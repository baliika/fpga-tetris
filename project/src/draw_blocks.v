==> flow/design.v <==
`timescale 1ns / 1ps
module draw_blocks(
  input vga_clk,
  input rst,
  input [10:0] x,
  input [9:0] y,
  input [3:0] game_state,
  input [11:0] game_area_data,
  output reg [4:0] game_area_addr,
  input [7:0] game_block_next,
  output reg [1:0] r,
  output reg [1:0] g,
  output reg [1:0] b,
  output reg dav
);
parameter STATE_LOGO = 4'b0000;
reg valid_line;
always @ (posedge vga_clk)
begin
  if(rst) begin
    valid_line <= 0;
    game_area_addr <= 0;
  end else begin
    if((y>=129) && (y<=146)) begin
      game_area_addr <= 0;
      valid_line <= 1;
    end else if((y>=150) && (y<=167)) begin
      game_area_addr <= 1;
      valid_line <= 1;
    end else if((y>=171) && (y<=188)) begin
      game_area_addr <= 2;
      valid_line <= 1;
    end else if((y>=192) && (y<=209)) begin
      game_area_addr <= 3;
      valid_line <= 1;
    end else if((y>=213) && (y<=230)) begin
      game_area_addr <= 4;
      valid_line <= 1;
    end else if((y>=234) && (y<=251)) begin
      game_area_addr <= 5;
      valid_line <= 1;
    end else if((y>=255) && (y<=272)) begin
      game_area_addr <= 6;
      valid_line <= 1;
    end else if((y>=276) && (y<=293)) begin
      game_area_addr <= 7;
      valid_line <= 1;
    end else if((y>=297) && (y<=314)) begin
      game_area_addr <= 8;
      valid_line <= 1;
    end else if((y>=318) && (y<=335)) begin
      game_area_addr <= 9;
      valid_line <= 1;
    end else if((y>=339) && (y<=356)) begin
      game_area_addr <= 10;
      valid_line <= 1;
    end else if((y>=360) && (y<=377)) begin
      game_area_addr <= 11;
      valid_line <= 1;
    end else if((y>=381) && (y<=398)) begin
      game_area_addr <= 12;
      valid_line <= 1;
    end else if((y>=402) && (y<=419)) begin
      game_area_addr <= 13;
      valid_line <= 1;
    end else if((y>=423) && (y<=440)) begin
      game_area_addr <= 14;
      valid_line <= 1;
    end else if((y>=444) && (y<=461)) begin
      game_area_addr <= 15;
      valid_line <= 1;
    end else if((y>=465) && (y<=482)) begin
      game_area_addr <= 16;
      valid_line <= 1;
    end else if((y>=486) && (y<=503)) begin
      game_area_addr <= 17;
      valid_line <= 1;
    end else if((y>=507) && (y<=524)) begin
      game_area_addr <= 18;
      valid_line <= 1;
    end else if((y>=528) && (y<=545)) begin
      game_area_addr <= 19;
      valid_line <= 1;
    end else
      valid_line <= 0;
  end
end
wire [11:0] game_area_mx;
assign game_area_mx = valid_line?game_area_data:12'h000;
reg [3:0] nextblock_mx;
always @ (posedge vga_clk)
begin
  if(rst) begin
    nextblock_mx <= 0;
  end else if(game_state !=STATE_LOGO) begin   
    if((y>=272) && (y<=289))
      nextblock_mx <= (game_block_next==8'hCC)?6:game_block_next[3:0];
    else if((y>=293) && (y<=310))
      nextblock_mx <= (game_block_next==8'hCC)?6:game_block_next[7:4];
    else
      nextblock_mx <= 0;
  end else
    nextblock_mx <= 0;
end
integer i;
always @ (posedge vga_clk)
begin
  if(rst) begin
    r <= 0;
    g <= 0;
    b <= 0;
    dav <= 0;
  end else begin
    if((game_area_mx[11]!=0) && ((x>=(140)) && (x<=(157)))) begin
      r <= 2'b11;
      g <= 2'b11;
      b <= 2'b11;
      dav <= 1;
    end else if((game_area_mx[10]!=0) && ((x>=(161)) && (x<=(178)))) begin
      r <= 2'b11;
      g <= 2'b11;
      b <= 2'b11;
      dav <= 1;
    end else if((game_area_mx[9]!=0) && ((x>=(182)) && (x<=(199)))) begin
      r <= 2'b11;
      g <= 2'b11;
      b <= 2'b11;
      dav <= 1;
    end else if((game_area_mx[8]!=0) && ((x>=(203)) && (x<=(220)))) begin
      r <= 2'b11;
      g <= 2'b11;
      b <= 2'b11;
      dav <= 1;
    end else if((game_area_mx[7]!=0) && ((x>=(224)) && (x<=(241)))) begin
      r <= 2'b11;
      g <= 2'b11;
      b <= 2'b11;
      dav <= 1;
    end else if((game_area_mx[6]!=0) && ((x>=(245)) && (x<=(262)))) begin
      r <= 2'b11;
      g <= 2'b11;
      b <= 2'b11;
      dav <= 1;
    end else if((game_area_mx[5]!=0) && ((x>=(266)) && (x<=(283)))) begin
      r <= 2'b11;
      g <= 2'b11;
      b <= 2'b11;
      dav <= 1;
    end else if((game_area_mx[4]!=0) && ((x>=(287)) && (x<=(304)))) begin
      r <= 2'b11;
      g <= 2'b11;
      b <= 2'b11;
      dav <= 1;
    end else if((game_area_mx[3]!=0) && ((x>=(308)) && (x<=(325)))) begin
      r <= 2'b11;
      g <= 2'b11;
      b <= 2'b11;
      dav <= 1;
    end else if((game_area_mx[2]!=0) && ((x>=(329)) && (x<=(346)))) begin
      r <= 2'b11;
      g <= 2'b11;
      b <= 2'b11;
      dav <= 1;
    end else if((game_area_mx[1]!=0) && ((x>=(350)) && (x<=(367)))) begin
      r <= 2'b11;
      g <= 2'b11;
      b <= 2'b11;
      dav <= 1;
    end else if((game_area_mx[0]!=0) && ((x>=(371)) && (x<=(388)))) begin
      r <= 2'b11;
      g <= 2'b11;
      b <= 2'b11;
      dav <= 1;
    end else if((nextblock_mx[3]!=0) && ((x>=(492)) && (x<=(509)))) begin
      r <= 2'b11;
      g <= 2'b11;
      b <= 2'b11;
      dav <= 1;
    end else if((nextblock_mx[2]!=0) && ((x>=(513)) && (x<=(530)))) begin
      r <= 2'b11;
      g <= 2'b11;
      b <= 2'b11;
      dav <= 1;
    end else if((nextblock_mx[1]!=0) && ((x>=(534)) && (x<=(551)))) begin
      r <= 2'b11;
      g <= 2'b11;
      b <= 2'b11;
      dav <= 1;
    end else if((nextblock_mx[0]!=0) && ((x>=(555)) && (x<=(572)))) begin
      r <= 2'b11;
      g <= 2'b11;
      b <= 2'b11;
      dav <= 1;
    end else
      dav <= 0;
  end
end
endmodule
Reports on draw_blocks
Tool output for the design above, in the order of the flow.
Lines are those of the file above, counted from 1.
Cell names lack the library's common part.
The mark n/a stands for no value.
- top: draw_blocks
- clock: vga_clk
- standard-cell library: sky130hd
- timing corner: tt_025C_1v80

Word level
Yosys after proc, flatten, opt, wreduce and memory -nomap, before mapping. Memory bits, and registers merged into a memory's read port (data or address), are not among the register bits. Print and check cells are not counted. Equal cells are merged and count once.
- flip-flop bits (word level): 13
- noted bits of input ports: 47
- noted RAM bits: 0
- bits in latches: 0
- noted cells after elaboration: 230
- memory bits (read-only) at 0
- noted output and inout bits: 12
- word width x clocked read ports: 0
- memories at 0
- equality and inequality tests: 1
- noted multiplexer cells: 76
- divide/modulo/power cells: 0
- noted add/sub/neg operators: 0
- bitwise logic cells: 1
- reduce/logical cells: 67
- noted shifts and indexed selects: 0
- noted multipliers: 0
- magnitude comparators at 76
- operators by type and width (kind ; number):
    10-bit by 9-bit greater-or-equal comparator with 1-bit output (second input constant) ; 14
    10-bit by 9-bit less-or-equal comparator with 1-bit output (second input constant) ; 14
    11-bit by 9-bit less-or-equal comparator with 1-bit output (second input constant) ; 8
    11-bit by 9-bit greater-or-equal comparator with 1-bit output (second input constant) ; 7
    10-bit by 8-bit greater-or-equal comparator with 1-bit output (second input constant) ; 7
    11-bit by 8-bit greater-or-equal comparator with 1-bit output (second input constant) ; 6
    10-bit by 8-bit less-or-equal comparator with 1-bit output (second input constant) ; 6
    11-bit by 8-bit less-or-equal comparator with 1-bit output (second input constant) ; 5
    1-bit logical AND ; 54
    4-bit two-way mux ; 12
    1-bit two-way mux ; 37
    2-bit two-way mux ; 18
    11-bit by 10-bit greater-or-equal comparator with 1-bit output (second input constant) ; 3
    11-bit by 10-bit less-or-equal comparator with 1-bit output (second input constant) ; 3
    16-bit nonzero test ; 2
    10-bit less-or-equal comparator (second input constant) ; 2
    5-bit two-way mux ; 4
    19-bit nonzero test ; 1
    18-bit nonzero test ; 1
    17-bit OR reduction ; 1
    12-bit nonzero test ; 1
    12-bit two-way mux ; 1
    3-bit two-way mux ; 4
    10-bit greater-or-equal comparator (second input constant) ; 1
    9-bit OR reduction ; 1
    4-bit nonzero test ; 2
    8-bit == test (second input constant) ; 1
    5-bit OR reduction ; 1
Not listed: further kinds 3, cells in them 4.

Depth
Longest topological path by Yosys (ltp), each cell counted once; first at word level (registers and memories cut), then after technology mapping (sequential cells cut; the memories' decode and read muxes count).
- word-level depth: 22
- noted ABC_AREA: 0
- mapped depth: 9
- mapped depth without buffers at 6

Mapped cells and area
Yosys stat after the flow's synthesis: flattened, memories mapped to cells. It holds for the ABC_AREA given above (unset counts as 0); a run with the other value may have another netlist.
- cell types (cell ; number):
    dfxtp_1 ; 12
    nor2_1 ; 27
    nand2_1 ; 26
    o21ai_0 ; 16
    nand3_1 ; 15
    a21oi_1 ; 14
    buf_2 ; 14
    nand4_1 ; 11
    clkbuf_1 ; 18
    o211ai_1 ; 9
    nor4_1 ; 10
    nor4b_1 ; 7
    nor3_1 ; 12
    inv_1 ; 14
    a211oi_1 ; 6
    a2111oi_0 ; 5
    a31oi_1 ; 7
    nand4b_1 ; 5
Other cell types: 51; their cells: 114.
- noted flip-flop cells: 12
- area of sequential cells: 240.2 µm²
- noted mapped area: 2280.9 µm²
- buffer cells at 41
- cell count at 342

Path before layout
Path of least setup slack by OpenSTA after synthesis, without wires, with an ideal clock, recovery checks aside; 20% of the period is set as input and as output delay. Where synthesis merged equal registers, the netlist keeps one of their names.
- path kind: input-to-reg
- start point: in y[0]
- end point: reg game_area_addr[0]
- clock period at 2.18 ns
- delay of the path: 1.779 ns
- noted data required time: 2.099 ns
- launch time at the first pin: 0.436 ns
- noted data arrival time: 2.134 ns
- path buffers: 1
- noted slack: -0.034 ns
- noted driving pins on the path: 7
- period reached after synthesis: 2.214 ns
"delay of the path" = arrival - input delay + setup time.
"driving pins on the path" counts driving pins, that of a launching flip-flop among them; a cell with two outputs on the path counts twice.
"period reached after synthesis" = period - worst setup slack (recovery checks aside). The figure is calculated, with input and output delays left at 20% of the set period.
The rows between start and end are the longest chain of elaborated cells between them; the timing report does not say that the signal goes this way. Where chains are equally long, one stands for them.
Each line given opens the expression or statement behind the cell; cells for indexed reads and writes are added by Yosys, which also makes memories of some case tables.
A register here has more assigning lines than the two given.
- cells stage by stage: clkbuf_1 -> or4_1 -> o211a_1 -> a21oi_2 -> nand3_1 -> or4_1 -> a41oi_1
- noted cells in the longest elaborated chain: 21
- elaborated cells between the ends (all ways) at 81
- RTL lines with such cells at 20
- those cells by class: compare (40); mux (19); reduce/logical (22)
- RTL lines, path post-synthesis (item ; RTL line ; source):
    from (decl) ; 6 ; input [9:0] y,
    10-bit greater-or-equal comparator ; 81 ; end else if((y>=528) && (y<=545)) begin
    1-bit logical AND ; 81 ;
    5-bit two-way mux ; 81 ;
    5-bit two-way mux ; 78 ; end else if((y>=507) && (y<=524)) begin
    5-bit two-way mux ; 75 ; end else if((y>=486) && (y<=503)) begin
    5-bit two-way mux ; 72 ; end else if((y>=465) && (y<=482)) begin
    4-bit two-way mux ; 69 ; end else if((y>=444) && (y<=461)) begin
    [... 7 more ...] ; n/a ;
    3-bit two-way mux ; 45 ; end else if((y>=276) && (y<=293)) begin
    3-bit two-way mux ; 42 ; end else if((y>=255) && (y<=272)) begin
    3-bit two-way mux ; 39 ; end else if((y>=234) && (y<=251)) begin
    3-bit two-way mux ; 36 ; end else if((y>=213) && (y<=230)) begin
    2-bit two-way mux ; 33 ; end else if((y>=192) && (y<=209)) begin
    2-bit two-way mux ; 30 ; end else if((y>=171) && (y<=188)) begin
    1-bit two-way mux ; 27 ; end else if((y>=150) && (y<=167)) begin
    to (assign) ; 25 ; game_area_addr <= 0;
    to (assign) ; 28 ; game_area_addr <= 1;
    to (decl) ; 9 ; output reg [4:0] game_area_addr,

Timing after layout
Path of least setup slack in the final report of job 1 (OpenROAD, finished layout, wires in). Where an end is a register, its clock arrival counts in the times.
- path kind: input-to-reg
- start point: in y[0]
- end point: reg game_area_addr[3]
- clock period at 2.69 ns
- noted driving pins on the path: 11
- noted slack: 0.38 ns
- launch time at the first pin: 0.54 ns
- noted data arrival time: 2.45 ns
- path buffers: 5
- noted data required time: 2.83 ns
The rows between start and end are the longest chain of elaborated cells between them; the timing report does not say that the signal goes this way. Where chains are equally long, one stands for them.
A register here has more assigning lines than the two given.
- cells stage by stage: buf_6 -> buf_6 -> buf_12 -> buf_4 -> nor4_1 -> nor4bb_2 -> nor3_2 -> nand2_1 -> nor4b_2 -> buf_4 -> a2111oi_4
- noted cells in the longest elaborated chain: 14
- elaborated cells between the ends (all ways) at 74
- RTL lines with such cells at 20
- those cells by class: compare (40); mux (12); reduce/logical (22)
- RTL lines, path after layout (item ; RTL line ; source):
    from (decl) ; 6 ; input [9:0] y,
    10-bit greater-or-equal comparator ; 81 ; end else if((y>=528) && (y<=545)) begin
    1-bit logical AND ; 81 ;
    5-bit two-way mux ; 81 ;
    5-bit two-way mux ; 78 ; end else if((y>=507) && (y<=524)) begin
    5-bit two-way mux ; 75 ; end else if((y>=486) && (y<=503)) begin
    5-bit two-way mux ; 72 ; end else if((y>=465) && (y<=482)) begin
    4-bit two-way mux ; 69 ; end else if((y>=444) && (y<=461)) begin
    4-bit two-way mux ; 66 ; end else if((y>=423) && (y<=440)) begin
    4-bit two-way mux ; 63 ; end else if((y>=402) && (y<=419)) begin
    4-bit two-way mux ; 60 ; end else if((y>=381) && (y<=398)) begin
    4-bit two-way mux ; 57 ; end else if((y>=360) && (y<=377)) begin
    4-bit two-way mux ; 54 ; end else if((y>=339) && (y<=356)) begin
    4-bit two-way mux ; 51 ; end else if((y>=318) && (y<=335)) begin
    4-bit two-way mux ; 48 ; end else if((y>=297) && (y<=314)) begin
    to (assign) ; 46 ; game_area_addr <= 7;
    to (assign) ; 49 ; game_area_addr <= 8;
    to (decl) ; 9 ; output reg [4:0] game_area_addr,

## Implementation results

2 stored runs of draw_blocks in the flow (synthesis by Yosys, layout by OpenROAD, sky130hd cells), in arbitrary order. Constraints: input delay and output delay 20% of the set period each, output load 0.01 pF.
"clock period achieved" = clock period - worst setup slack. The figure is calculated, with input and output delays left at 20% of the set period.
"allowed time less slack (worst setup path)" means the part of the period allowed to the worst setup path (the constraints hold back 20% at inputs and 20% at outputs) less its slack; where the path has registers, the arrival times of their clocks count too.
"total power after layout" is the tool's figure for a default switching activity; nothing was simulated.

Job 1

==> flow/run.sh <==
#!/bin/bash
# the make line also repeats the synthesis and layout settings of config.mk as NAME=value (left out here)
make -C /OpenROAD-flow-scripts/flow DESIGN_CONFIG=/design/flow/config.mk WORK_HOME=/design/flow/orfs CLKGATE_MAP_FILE= finish
==> flow/config.mk <==
export PLATFORM = sky130hd
export DESIGN_NAME = draw_blocks
export DESIGN_NICKNAME = draw_blocks
export VERILOG_FILES = /design/flow/design.v
export SDC_FILE = /design/flow/constraint.sdc
export NUM_CORES = 4
export LEC_CHECK = 0
export CAP_MARGIN = 20
export CORE_MARGIN = 2
export CORE_UTILIZATION = 40
export SETUP_SLACK_MARGIN = 0.5
export SLEW_MARGIN = 20
==> flow/constraint.sdc <==
create_clock -name core_clock -period 2.69 [get_ports {vga_clk}]
set_input_delay 0.5380 -clock core_clock [delete_from_list [all_inputs] [get_ports {vga_clk}]]
set_output_delay 0.5380 -clock core_clock [all_outputs]
set_load 0.01 [all_outputs]

Measured in job 1:
- noted the allowed time less slack (worst setup path): 1.77 ns
- type of the worst setup path: input-to-reg
- clock period achieved: 2.311 ns
- worst hold slack in the final report: 0.478 ns
- total negative slack on setup checks at 0.000 ns
- synthesis area: 2280.9 µm²
- total power after layout: 0.9395 mW
- noted the post-layout utilization: 0.775
- setup slack of the critical path at 0.379 ns
- full die area at 6322.6 µm²

Job 2

==> flow/run.sh <==
#!/bin/bash
# the make line also repeats the synthesis and layout settings of config.mk as NAME=value (left out here)
make -C /OpenROAD-flow-scripts/flow DESIGN_CONFIG=/design/flow/config.mk WORK_HOME=/design/flow/orfs CLKGATE_MAP_FILE= finish
==> flow/config.mk <==
export PLATFORM = sky130hd
export DESIGN_NAME = draw_blocks
export DESIGN_NICKNAME = draw_blocks
export VERILOG_FILES = /design/flow/design.v
export SDC_FILE = /design/flow/constraint.sdc
export NUM_CORES = 4
export LEC_CHECK = 0
export ABC_AREA = 1
export CAP_MARGIN = 20
export CORE_ASPECT_RATIO = 1.4
export CORE_MARGIN = 4
export CORE_UTILIZATION = 18
export GPL_TIMING_DRIVEN = 1
export HOLD_SLACK_MARGIN = 0.29
export MAX_ROUTING_LAYER = met4
export PLACE_DENSITY = 0.74
export SETUP_SLACK_MARGIN = -0.06
export SLEW_MARGIN = 5
==> flow/constraint.sdc <==
create_clock -name core_clock -period 4.47 [get_ports {vga_clk}]
set_input_delay 0.8940 -clock core_clock [delete_from_list [all_inputs] [get_ports {vga_clk}]]
set_output_delay 0.8940 -clock core_clock [all_outputs]
set_load 0.01 [all_outputs]

Measured in job 2:
- setup slack of the critical path at 1.324 ns
- noted the post-layout utilization: 0.237
- total negative slack on setup checks at 0.000 ns
- noted the allowed time less slack (worst setup path): 2.25 ns
- type of the worst setup path: input-to-reg
- worst hold slack in the final report: 0.477 ns
- total power after layout: 0.6033 mW
- clock period achieved: 3.146 ns
- synthesis area: 2806.4 µm²
- full die area at 17681.2 µm²
