==> flow/design.v <==
`timescale 1ns / 1ps
module bin2bcd_serial #(
  parameter BINARY_BITS = 16,  
  parameter BCD_DIGITS = 5   
)
(
  input clk,
  input rst,
  input [BINARY_BITS-1:0] bin_in,
  output reg [4*BCD_DIGITS-1:0] bcd_out
);
reg [BINARY_BITS-1:0] store_in;
reg start;
always @ (posedge clk) begin
  if(rst) store_in <= 0;
  else if(start) start <= 0;
  else if(done && (store_in != bin_in)) begin
    start <= 1;
    store_in <= bin_in;
  end
end
wire [4*BCD_DIGITS-1:0] internal_out;
wire done;
integer i;
always @ (posedge clk) begin
  if(done) begin
    for(i=0;i<4*BCD_DIGITS;i=i+1) begin
      bcd_out[i] <= internal_out[i];
    end
  end
end
reg [BINARY_BITS-1:0] binary_shift = 0;
reg [$clog2(BINARY_BITS):0] binary_count = 0;
assign done = binary_count == 0;
always @(posedge clk)
begin
  if(start) begin
    binary_shift <= store_in;
    binary_count <= BINARY_BITS;
  end else if (binary_count != 0) begin
    binary_shift <= { binary_shift[BINARY_BITS-2:0], 1'b0 };
    binary_count <= binary_count - 1'b1;
  end
end
wire [BCD_DIGITS:0] bcd_carry;
assign bcd_carry[0] = binary_shift[BINARY_BITS-1];  
wire clk_enable = start | ~done;
genvar j;
generate
  for (j = 0; j < BCD_DIGITS; j=j+1) begin: DIGITS
    bcd_digit digit (
      .clk(clk),
      .init(start),
      .mod_in(bcd_carry[j]),
      .mod_out(bcd_carry[j+1]),
      .digit(internal_out[4*j +: 4]),
      .ce(clk_enable)
    );
  end
endgenerate
endmodule
module bcd_digit (
  input clk,
  input ce,
  input init,
  input mod_in,
  output mod_out,
  output reg [3:0] digit
);
  wire fiveOrMore = digit >= 5;
  assign mod_out  = fiveOrMore & ~init;
  always @(posedge clk)
  begin
    if (ce) begin
      digit[0] <= mod_in;
      digit[1] <= ~init & (~mod_out ? digit[0] : ~digit[0]);
      digit[2] <= ~init & (~mod_out ? digit[1] : digit[1] == digit[0]);
      digit[3] <= ~init & (~mod_out ? digit[2] : digit[0] & digit[3]);
    end
  end
endmodule
`timescale 1ns / 1ps
module draw_numbers #(
  parameter BINARY_BITS=26,
  parameter BCD_DIGITS=8,
  parameter NUM_OFFSET_Y=138-1
)
(
  input vga_clk,
  input rst,
  input [10:0] x,
  input [9:0] y,
  input [BINARY_BITS-1:0] bin_in,
  output reg [11:0] addr,
  output reg dav
);
parameter DIGIT_WIDTH = 16;
parameter NUM_WIDTH = BCD_DIGITS*DIGIT_WIDTH;
parameter NUM_HEIGHT = 20;
parameter NUM_OFFSET_X = 527-2+(8-BCD_DIGITS)*DIGIT_WIDTH;
wire [4*BCD_DIGITS-1:0] bcd;
bin2bcd_serial #(
  .BINARY_BITS(BINARY_BITS),
  .BCD_DIGITS(BCD_DIGITS)
) bin2bcd (
  .clk(vga_clk), 
  .rst(rst), 
  .bin_in(bin_in), 
  .bcd_out(bcd)
);
always @ (posedge vga_clk)
begin
  if(rst)
    dav <= 0;
  else if((x >= (NUM_OFFSET_X) && x < (NUM_WIDTH+NUM_OFFSET_X)) && (y >= (NUM_OFFSET_Y) && y < (NUM_HEIGHT+NUM_OFFSET_Y)))
    dav <= 1;
  else
    dav <= 0;
end
reg [11:0] str_addr[BCD_DIGITS-1:0];
integer i;
integer j;
always @ (posedge vga_clk)
begin
  if(rst) begin
    for(i=0;i<BCD_DIGITS;i=i+1) begin
      str_addr[i] <= 0;
    end
  end else if(y==NUM_OFFSET_Y && x==0) begin  
    for(i=0;i<BCD_DIGITS;i=i+1) begin
      for(j=0;j<10;j=j+1) begin
        if(bcd[4*i +: 4] == j)
          str_addr[i] <= j*320;
      end
    end
  end else begin
    for(i=0;i<BCD_DIGITS;i=i+1) begin
      if(((x>=(NUM_OFFSET_X-1+i*DIGIT_WIDTH)) && (x < (NUM_OFFSET_X+(i+1)*DIGIT_WIDTH-1))) && (y >= (NUM_OFFSET_Y) && y < (NUM_HEIGHT+NUM_OFFSET_Y)))
        str_addr[BCD_DIGITS-i-1] <= str_addr[BCD_DIGITS-i-1] + 1;
    end
  end
end
always @ (posedge vga_clk)
begin
  if(rst) addr <= 0;
  else begin
    for(i=0;i<BCD_DIGITS;i=i+1) begin
      if(x>= (NUM_OFFSET_X+i*DIGIT_WIDTH-1) && x < (NUM_OFFSET_X+(i+1)*DIGIT_WIDTH-1))
        addr <= str_addr[BCD_DIGITS-i-1];
    end
  end
end
endmodule
From RTL to reports: draw_numbers
What the tools print for draw_numbers, step after step.
Line numbers count from 1 in the design file above.
Cell names lack the library's common part.
{"block": "design", "design": "draw_numbers", "clock_port": "vga_clk", "cell_library": "sky130hd", "lib_corner": "tt_025C_1v80"}

After elaboration
Source: Yosys, flattened and elaborated. Widths are those after wreduce. Registers that Yosys merges into a memory's read port (data or address) are not register bits. Print and check cells do not count. Equal cells are merged and count once.
{"block": "bits", "register_bits": 232, "elab_cells": 439}
{"block": "classes", "add_sub_neg": 9, "n_cmp": 28, "eq_ne": 90, "muxes": 132, "n_logic": 51, "n_reduce_logical": 51}
{"block": "ops", "cell": "12-bit two-way mux", "n": 104}
{"block": "ops", "cell": "4-bit by 3-bit == test with 1-bit output (second input constant)", "n": 32}
{"block": "ops", "cell": "11-bit by 10-bit >= comparator with 1-bit output (second input constant)", "n": 9}
{"block": "ops", "cell": "11-bit by 10-bit less-than comparator with 1-bit output (second input constant)", "n": 9}
{"block": "ops", "cell": "12-bit by 1-bit adder with 12-bit output (second input constant)", "n": 8}
{"block": "ops", "cell": "11-bit by 1-bit != test with 1-bit output (second input constant)", "n": 8}
{"block": "ops", "cell": "4-bit by 2-bit == test with 1-bit output (second input constant)", "n": 16}
{"block": "ops", "cell": "4-bit == test (second input constant)", "n": 16}
{"block": "ops", "cell": "26-bit two-way mux", "n": 2}
{"block": "ops", "cell": "1-bit AND", "n": 40}
{"block": "ops", "cell": "4-bit by 1-bit == test with 1-bit output (second input constant)", "n": 8}
{"block": "ops", "cell": "4-bit by 3-bit >= comparator with 1-bit output (second input constant)", "n": 8}
{"block": "ops", "cell": "4-bit logical NOT", "n": 8}
{"block": "ops", "cell": "26-bit != test", "n": 1}
{"block": "ops", "cell": "1-bit two-way mux", "n": 26}
{"block": "ops", "cell": "1-bit logical AND", "n": 21}
{"block": "ops", "cell": "2-bit AND reduction", "n": 9}
{"block": "ops", "cell": "2-bit nonzero test", "n": 9}
{"block": "ops", "cell": "11-bit logical NOT", "n": 1}
{"block": "ops", "cell": "1-bit NOT", "n": 10}
{"block": "ops", "cell": "10-bit by 8-bit >= comparator with 1-bit output (second input constant)", "n": 1}
{"block": "ops", "cell": "10-bit by 8-bit less-than comparator with 1-bit output (second input constant)", "n": 1}
{"block": "ops", "cell": "10-bit by 8-bit == test with 1-bit output (second input constant)", "n": 1}
{"block": "ops", "cell": "1-bit == test", "n": 8}
{"block": "ops", "cell": "8-bit nonzero test", "n": 1}
{"block": "ops", "cell": "6-bit by 1-bit subtractor with 6-bit output (second input constant)", "n": 1}
{"block": "ops", "cell": "6-bit logical NOT", "n": 1}
{"block": "ops", "cell": "6-bit nonzero test", "n": 1}
{"block": "ops", "cell": "1-bit OR", "n": 1}

Depth
Longest topological path by Yosys (ltp), each cell counted once; first at word level (registers and memories cut), then after technology mapping (sequential cells cut; the memories' decode and read muxes count).
{"block": "depth", "depth_word": 12, "ABC_AREA": 0, "depth_mapped": 10, "depth_no_buf": 8}

Synthesis result
Source: synth_stat.txt of the flow (Yosys; design flattened, memories mapped). It holds for the ABC_AREA given above (unset counts as 0); a run with the other value may have another netlist.
{"block": "by_type", "type": "dfxtp_1", "n": 141, "area_total_um2": 2.82E+03}
{"block": "by_type", "type": "edfxtp_1", "n": 91, "area_total_um2": 2.73E+03}
{"block": "by_type", "type": "nor2_1", "n": 162, "area_total_um2": 608.083}
{"block": "by_type", "type": "a21oi_1", "n": 114, "area_total_um2": 570.547}
{"block": "by_type", "type": "xor2_1", "n": 51, "area_total_um2": 446.678}
{"block": "by_type", "type": "nand2_1", "n": 101, "area_total_um2": 379.114}
{"block": "by_type", "type": "o21ai_0", "n": 75, "area_total_um2": 375.36}
{"block": "by_type", "type": "mux2_2", "n": 32, "area_total_um2": 360.346}
{"block": "by_type", "type": "ha_1", "n": 25, "area_total_um2": 312.8}
{"block": "by_type", "type": "mux2i_1", "n": 30, "area_total_um2": 300.288}
{"block": "by_type", "type": "nor3_1", "n": 49, "area_total_um2": 245.235}
{"block": "by_type", "type": "nand3_1", "n": 47, "area_total_um2": 235.226}
{"block": "by_type", "type": "xnor2_1", "n": 25, "area_total_um2": 218.96}
{"block": "by_type", "type": "clkbuf_1", "n": 54, "area_total_um2": 202.694}
{"block": "by_type", "type": "inv_1", "n": 49, "area_total_um2": 183.926}
{"block": "by_type", "type": "nand4_1", "n": 28, "area_total_um2": 175.168}
{"block": "by_type", "type": "a22oi_1", "n": 21, "area_total_um2": 157.651}
{"block": "by_type", "type": "nor4_1", "n": 25, "area_total_um2": 156.4}
Other cell types: 66; their cells: 321.
{"block": "mapped", "stdcells": 1441, "synth_area_um2": 12899.9, "sequential_area_um2": 5555.3, "ff_cells": 232}
By module: a second synthesis without flattening, with its own total; a netlist apart from the flattened one above.
{"block": "hier_totals", "cells_unflattened": 1395, "hier_area_um2": 13053.8}
Each row is one instance without its submodules.
{"block": "modules", "module": "draw_numbers", "instances": 1, "cells": 1019, "mod_area_um2": 7669.9}
{"block": "modules", "module": "bin2bcd_serial", "instances": 1, "cells": 216, "mod_area_um2": 3512.1}
{"block": "modules", "module": "bcd_digit", "instances": 8, "cells": 20, "mod_area_um2": 234.0}

Path before layout
OpenSTA on the mapped netlist: ideal clock, no wires. The path of least setup slack (recovery checks aside). Input and output delay are each 20% of the period. Register names are those of the netlist, which keeps one name where synthesis merged equal registers.
{"block": "synth_path", "path_kind": "input -> register", "from": "input x[3]", "to": "register str_addr[4][11]", "clock_period_ns": 2.98, "in_delay_ns": 0.596, "t_first_pin_ns": 0.596, "arrival_time_ns": 2.430, "t_required_ns": 2.848, "path_slack_ns": 0.418, "path_delay_ns": 1.966, "path_stages": 8, "n_path_buf": 2, "synth_period_reached_ns": 2.562}
"path_delay_ns" is the arrival time less input delay plus setup time.
"path_stages" counts driving pins, that of a launching flip-flop among them; a cell with two outputs on the path counts twice.
"synth_period_reached_ns" = period - worst setup slack (recovery checks aside). The figure is calculated, with input and output delays left at 20% of the set period.
Between the ends stands the longest chain of elaborated cells between them, by number of cells; it is not shown to be the way that was timed. Of several equally long chains one is given.
Each line given opens the expression or statement behind the cell; cells for indexed reads and writes are added by Yosys, which also makes memories of some case tables.
At most two assigning lines are given for a register; there are more.
{"block": "synth_between", "path_cell_list": "buf_2 -> a211oi_2 -> a22oi_1 -> nor4_1 -> clkbuf_1 -> or3b_1 -> a21oi_1 -> nor3_1", "elab_chain_cells": 5, "cone_cells": 11}
{"block": "synth_rtl", "element": "start: declaration", "line_no": 91, "source": "input [10:0] x,"}
{"block": "synth_rtl", "element": "11-bit by 10-bit >= comparator with 1-bit output", "line_no": 138, "source": "if(((x>=(NUM_OFFSET_X-1+i*DIGIT_WIDTH)) && (x < (NUM_OFFSET_X+(i+1)*DIGIT_WIDTH-1))) && (y >= (NUM_OFFSET_Y) & ..."}
{"block": "synth_rtl", "element": "1-bit logical AND x2", "line_no": 138}
{"block": "synth_rtl", "element": "12-bit two-way mux", "line_no": 138}
{"block": "synth_rtl", "element": "12-bit two-way mux", "line_no": 129, "source": "end else if(y==NUM_OFFSET_Y && x==0) begin"}
{"block": "synth_rtl", "element": "end: assignment", "line_no": 133, "source": "str_addr[i] <= j*320;"}
{"block": "synth_rtl", "element": "end: assignment", "line_no": 139, "source": "str_addr[BCD_DIGITS-i-1] <= str_addr[BCD_DIGITS-i-1] + 1;"}
{"block": "synth_rtl", "element": "end: declaration", "line_no": 120, "source": "reg [11:0] str_addr[BCD_DIGITS-1:0];"}

Path in the finished layout
From the final timing report of flow run 1: the path of least setup slack in the routed layout; clock arrival at registers is part of the times.
{"block": "layout_path", "path_kind": "input -> register", "from": "input x[3]", "to": "register str_addr[2][11]", "clock_period_ns": 2.77, "in_delay_ns": 0.55, "t_first_pin_ns": 0.55, "arrival_time_ns": 3.02, "t_required_ns": 3.19, "path_slack_ns": 0.18, "path_stages": 10, "n_path_buf": 4}
Between the ends stands the longest chain of elaborated cells between them, by number of cells; it is not shown to be the way that was timed. Of several equally long chains one is given.
At most two assigning lines are given for a register; there are more.
{"block": "layout_between", "path_cell_list": "clkdlybuf4s50_1 -> buf_4 -> a21oi_1 -> mux2i_1 -> buf_4 -> nor4_1 -> buf_4 -> a21oi_1 -> o21ai_0 -> a21oi_1", "elab_chain_cells": 5, "cone_cells": 11}
{"block": "layout_rtl", "element": "start: declaration", "line_no": 91, "source": "input [10:0] x,"}
{"block": "layout_rtl", "element": "11-bit by 10-bit >= comparator with 1-bit output", "line_no": 138, "source": "if(((x>=(NUM_OFFSET_X-1+i*DIGIT_WIDTH)) && (x < (NUM_OFFSET_X+(i+1)*DIGIT_WIDTH-1))) && (y >= (NUM_OFFSET_Y) & ..."}
{"block": "layout_rtl", "element": "1-bit logical AND x2", "line_no": 138}
{"block": "layout_rtl", "element": "12-bit two-way mux", "line_no": 138}
{"block": "layout_rtl", "element": "12-bit two-way mux", "line_no": 129, "source": "end else if(y==NUM_OFFSET_Y && x==0) begin"}
{"block": "layout_rtl", "element": "end: assignment", "line_no": 133, "source": "str_addr[i] <= j*320;"}
{"block": "layout_rtl", "element": "end: assignment", "line_no": 139, "source": "str_addr[BCD_DIGITS-i-1] <= str_addr[BCD_DIGITS-i-1] + 1;"}
{"block": "layout_rtl", "element": "end: declaration", "line_no": 120, "source": "reg [11:0] str_addr[BCD_DIGITS-1:0];"}

Measured results for draw_numbers: 2 stored runs of the Yosys and OpenROAD flow on sky130hd. The settings differ; the order carries no meaning. The constraints put input and output delay at 20% of the set period each and load the outputs with 0.01 pF.
"clock_period_reached_ns" is the run's clock period less its worst setup slack. It is reckoned from that one timing run; input and output delays stay at 20% of the period that was set.
"timing.worst_path_ns": the worst setup path's part of the clock period (all of it between registers, 20% less for each end at a port) less its slack. A launch clock that arrives late makes it longer, a capture clock that arrives late makes it shorter.
"power_mw" is the tool's figure for a default switching activity; nothing was simulated.

{"run": "flow run 1", "settings": { "period_ns": 2.77, "CORE_UTILIZATION": 57, "CAP_MARGIN": 20, "CORE_MARGIN": 2, "SLEW_MARGIN": 20 }, "results": { "utilization_pct": 70.9, "timing.hold.ws_ns": 0.362, "power_mw": 8.519, "total_negative_slack_ns": 0.000, "ys_area_um2": 12899.9, "timing.worst_path_ns": 2.04, "critical_path_type": "input -> register", "setup_worst_slack_ns": 0.178, "final_cell_area_um2": 15895.2, "clock_period_reached_ns": 2.592, "dieArea_um2": 23850.2 }}
{"run": "flow run 2", "settings": { "period_ns": 1.59, "CORE_UTILIZATION": 44, "PLACE_DENSITY": 0.59, "CELL_PAD_IN_SITES_GLOBAL_PLACEMENT": 0, "ABC_AREA": 1, "GPL_ROUTABILITY_DRIVEN": 0, "MAX_ROUTING_LAYER": "met5", "CAP_MARGIN": 20, "CORE_MARGIN": 2, "SLEW_MARGIN": 20 }, "results": { "utilization_pct": 67.4, "timing.hold.ws_ns": 0.081, "power_mw": 15.877, "total_negative_slack_ns": -8.191, "ys_area_um2": 13000.0, "timing.worst_path_ns": 1.76, "critical_path_type": "register -> register", "setup_worst_slack_ns": -0.169, "final_cell_area_um2": 19492.4, "clock_period_reached_ns": 1.759, "dieArea_um2": 30935.5 }}
