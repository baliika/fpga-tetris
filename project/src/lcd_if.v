==> flow/design.v <==
`timescale 1ns / 1ps
module lcd_if(
  input clk,
  input rst,
  output [9:0] frame_addr,
  input frame_update,
  input [7:0] frame_din,
  input cmd_full,
  output [8:0] cmd_dout,
  output cmd_wr_en
);
parameter WAIT = 3'b000;
parameter INIT = 3'b001;
parameter IDLE = 3'b011;
parameter CLEAR = 3'b010;
parameter UPDATE = 3'b100;
parameter HOLDOFF_TIME = 250000-1;  
reg [2:0] state;
reg [17:0] cntr;
reg [2:0] page_cntr;
reg [9:0] addr;
reg fifo_wr;
reg [8:0] fifo_dout;
reg [7:0] commands[15:0];
initial begin
  commands[0] <= 8'h40;  
  commands[1] <= 8'hA0;  
  commands[2] <= 8'hC8;  
  commands[3] <= 8'hA4;  
  commands[4] <= 8'hA6;  
  commands[5] <= 8'hA2;  
  commands[6] <= 8'h2F;  
  commands[7] <= 8'h27;  
  commands[8] <= 8'h81;
  commands[9] <= 8'h10;
  commands[10] <= 8'hFA;  
  commands[11] <= 8'h90;
  commands[12] <= 8'hAF;  
  commands[13] <= 8'hB0;  
  commands[14] <= 8'h00;  
  commands[15] <= 8'h10;  
end
always @ (posedge clk) begin
  if(rst)  begin
    state <= WAIT;
    cntr <= 0;
    fifo_wr <= 0;
    fifo_dout <= 0;
    addr <= 0;
  end else begin
    case(state)
      WAIT: begin
        if(cntr == HOLDOFF_TIME) begin
          state <= INIT;
          fifo_wr <= 1;
          cntr <= 1;
          fifo_dout <= {1'b0,commands[0]};
        end else
          cntr <= cntr+1;
      end
      INIT: begin
        fifo_dout <= {1'b0,commands[cntr]};
        if(cntr == 12) begin
          state <= UPDATE;
          page_cntr <= 0;
          cntr <= 0;
        end else
          cntr <= cntr+1;
      end
      CLEAR: begin
        if(~cmd_full) begin
          cntr <= cntr+1;
          if(cntr==0)
            fifo_dout <= {1'b0,(commands[13]|page_cntr)};  
          else if(cntr==1)
            fifo_dout <= {1'b0,(commands[14]|4'hE)};  
          else if(cntr==2)
            fifo_dout <= {1'b0,(commands[15]|4'h1)};  
          else if(cntr < 105) begin
            fifo_dout <= {1'b1,8'h00};  
            if(cntr == 104) begin
              page_cntr <= page_cntr+1;
              if(page_cntr == 7) begin
                state <= IDLE;
              end
              cntr <= 0;
            end
          end
        end
      end
      IDLE: begin
        if(frame_update && ~cmd_full) begin
          state <= UPDATE;
          page_cntr <= 0;
          cntr <= 0;
          fifo_wr <= 1;
          addr <= 0;
        end else
          fifo_wr <= 0;
      end
      UPDATE: begin
        if(~cmd_full) begin
          cntr <= cntr+1;
          if(cntr==0)
            fifo_dout <= {1'b0,(commands[13]|page_cntr)};  
          else if(cntr==1)
            fifo_dout <= {1'b0,(commands[14]|4'hE)};  
          else if(cntr==2) begin
            fifo_dout <= {1'b0,(commands[15]|4'h1)};  
            addr <= addr+1;
          end else if(cntr < 105) begin
            fifo_dout <= {1'b1, frame_din};
            if(cntr == 104) begin
              page_cntr <= page_cntr+1;
              if(page_cntr == 7) begin
                state <= IDLE;
              end
              cntr <= 0;
            end else
              addr <= addr +1;
          end
        end
      end
      default: begin
      end
    endcase
  end
end
assign frame_addr = addr;
assign cmd_wr_en = (fifo_wr & ~cmd_full);
assign cmd_dout  = fifo_dout;
endmodule
# From RTL to reports: lcd_if
# What the tools print for lcd_if, step after step.
# Lines are those of the file above, counted from 1.
# Operators: Yosys type, input widths -> output width; for muxes data width and select width s.
# Cell names lack the library's common part.
# The mark n/a stands for no value.
[design]
design = "lcd_if"
clk_port = "clk"
lib = "sky130hd"
pvt_corner = "tt_025C_1v80"

# Word-level counts
# Source: Yosys, flattened and elaborated, memories not mapped. Widths are those after wreduce. Print and check cells do not count. Equal cells are merged and count once.
# Memory sizes are those after Yosys's memory passes, which may raise the word count (mostly to a power of two), join words into wider ones and drop unused or constant bits.
[op_classes]
add_sub_neg = 3
n_cmp = 1
eq_ne = 28
muxes = 55
n_logic = 4
reduce_logical = 15
[ops]
columns = ["cell", "count"]
rows = [
  ["$mux 18", 9],
  ["$mux 9", 11],
  ["$pmux 18 s4", 1],
  ["$mux 10", 7],
  ["$mux 3", 18],
  ["$pmux 9 s4", 1],
  ["$ne 2x2->1 const B", 11],
  ["$pmux 10 s2", 1],
  ["$add 18x1->18 const B", 1],
  ["$eq 18x1->1 const B", 1],
  ["$eq 18x18->1 const B", 1],
  ["$eq 18x2->1 const B", 1],
  ["$eq 18x4->1 const B", 1],
  ["$lt 18x7->1 const B", 1],
  ["$eq 18x7->1 const B", 1],
  ["$logic_not 18->1", 1],
  ["$pmux 3 s4", 1],
  ["$reduce_and 11->1", 1],
  ["$add 10x1->10 const B", 1],
  ["$reduce_and 10->1", 1],
  ["$ne 5x5->1 const B", 2],
  ["$pmux 3 s3", 1],
  ["$reduce_bool 4->1", 2],
  ["$or 8x3->8", 1],
  ["$mux 4", 2],
  ["$reduce_and 7->1", 1],
  ["$ne 2x1->1 const B", 3],
  ["$eq 3x2->1 const B", 2],
]
# Not listed: further kinds 16, cells in them 21.
[word_totals]
ff_bits = 44
romBits = 128
mem_count = 1
output_inout_bits = 20
elab_cells = 113
[mem_list]
columns = ["name", "words", "width", "line_no", "rtl"]
rows = [
  ["commands", 16, 8, 24, "reg [7:0] commands[15:0];"],
]

# Longest topological paths
# Depth = most cells in a row (Yosys ltp): at word level without a register or memory, in the mapped netlist without a sequential cell, where the memories' decode and read muxes count.
[depth]
depth_word = 10
abc_area = 0
mapped_depth = 12

# Synthesis result
# Yosys stat after the flow's synthesis: flattened, memories mapped to cells. It holds for the ABC_AREA given above (unset counts as 0); a run with the other value may have another netlist.
[synth_totals]
stdcells = 365
mapped_area_um2 = 3000.4
seq_area_um2 = 1091.0
ffs = 53
n_buf = 19
[by_type]
columns = ["cell", "count", "area_total_um2"]
rows = [
  ["dfxtp_1", 50, 1000.96],
  ["nor2_1", 47, 176.419],
  ["a21oi_1", 29, 145.139],
  ["nand2_1", 29, 108.854],
  ["ha_1", 8, 100.096],
  ["edfxtp_1", 3, 90.086],
  ["nand3_1", 17, 85.082],
  ["o21ai_0", 17, 85.082],
  ["xor2_1", 8, 70.067],
  ["a211oi_1", 8, 60.058],
  ["a22oi_1", 8, 60.058],
  ["nor3_1", 11, 55.053],
  ["a311oi_1", 6, 52.55],
  ["nand4_1", 8, 50.048],
  ["or3_1", 8, 50.048],
  ["buf_2", 9, 45.043],
  ["and3_1", 6, 37.536],
  ["nor2b_1", 6, 37.536],
]
# Not listed: further types 40, cells in them 87.

# Path before layout
# Path of least setup slack by OpenSTA after synthesis, without wires, with an ideal clock, recovery checks aside; 20% of the period is set as input and as output delay. Where synthesis merged equal registers, the netlist keeps one of their names.
[synth_timing]
path_type = "register to register"
start = "register cntr[0]"
end = "register (no name shown)"
period_ns = 2.95
t_first_pin_ns = 0.000
arrival_ns = 2.645
required_ns = 2.880
path_slack_ns = 0.235
delay_ns = 2.715
stages = 12
path_buffers = 2
period_less_setup_slack_ns = 2.715
# "delay_ns" = arrival - input delay + setup time.
# "stages": output pins that drive a net of the path, with the launching flip-flop's if there is one; two outputs of one cell count as two.
# "period_less_setup_slack_ns" = period - worst setup slack (recovery checks aside). The figure is calculated, with input and output delays left at 20% of the set period.
# At most two assigning lines are given for a register; there are more.
[synth_via]
path_cell_list = "dfxtp_1 -> buf_2 -> inv_1 -> ha_1 -> buf_6 -> nand4_1 -> or4b_1 -> o22ai_4 -> o221ai_1 -> a21o_1 -> or4_1 -> o2bb2ai_1"
[synth_lines]
columns = ["item", "line_no", "rtl"]
rows = [
  ["start: declaration", 19, "reg [17:0] cntr;"],
  ["start: assignment", 59, "cntr <= cntr+1;"],
  ["start: assignment", 68, "cntr <= cntr+1;"],
]
# No chain of elaborated cells between the ends is given.

# Timing after layout
# From the final timing report of run A: the path of least setup slack in the routed layout; clock arrival at registers is part of the times.
[layout_timing]
path_type = "register to register"
start = "register cntr[16]"
end = "register (no name shown)"
period_ns = 2.73
t_first_pin_ns = 0.30
arrival_ns = 3.05
required_ns = 2.97
path_slack_ns = -0.08
stages = 8
path_buffers = 0
# At most two assigning lines are given for a register; there are more.
[layout_via]
path_cell_list = "dfxtp_2 -> or4_4 -> or4_4 -> o21ai_4 -> nand2_2 -> a22o_1 -> or4_1 -> o2bb2ai_1"
[layout_lines]
columns = ["item", "line_no", "rtl"]
rows = [
  ["start: declaration", 19, "reg [17:0] cntr;"],
  ["start: assignment", 59, "cntr <= cntr+1;"],
  ["start: assignment", 68, "cntr <= cntr+1;"],
]
# No chain of elaborated cells between the ends is given.

# Measured data: module lcd_if, platform sky130hd, 2 stored runs of the flow under differing settings, order arbitrary. Input and output delays are each 20% of the period that was set; the output load is 0.01 pF.
# "achieved_clock_period_ns": clock period set for the run, less the worst setup slack. It is reckoned from that one timing run; input and output delays stay at 20% of the period that was set.
# "worst_path_ns" means the part of the period allowed to the worst setup path (the constraints hold back 20% at inputs and 20% at outputs) less its slack; where the path has registers, the arrival times of their clocks count too.
# "power_uw" is the tool's figure for a default switching activity; nothing was simulated.

[[run]]
name = "run A"
[run.settings]
period_ns = 2.73
SETUP_SLACK_MARGIN = 0.39
CAP_MARGIN = 20
CORE_MARGIN = 2
CORE_UTILIZATION = 40
SLEW_MARGIN = 20
[run.results]
fin_ws_ns = -0.083
final_util_pct = 61.1
worst_path_ns = 2.81
critical_path_kind = "register to register"
power_uw = 1752
synthesis_area_um2 = 3000.4
cell_area_final_um2 = 4433.0
hold_ws_ns = 0.474
setupTns_ns = -0.232
achieved_clock_period_ns = 2.813
design.die.area_um2 = 8209.3

[[run]]
name = "run B"
[run.settings]
period_ns = 2.83
CORE_UTILIZATION = 20
PLACE_DENSITY_LB_ADDON = 0.01
CORE_MARGIN = 10
TNS_END_PERCENT = 75
CAP_MARGIN = 20
SLEW_MARGIN = 20
[run.results]
fin_ws_ns = 0.014
final_util_pct = 28.6
worst_path_ns = 2.82
critical_path_kind = "register to register"
power_uw = 1853
synthesis_area_um2 = 3000.4
cell_area_final_um2 = 4182.8
hold_ws_ns = 0.463
setupTns_ns = 0.000
achieved_clock_period_ns = 2.816
design.die.area_um2 = 20300.6
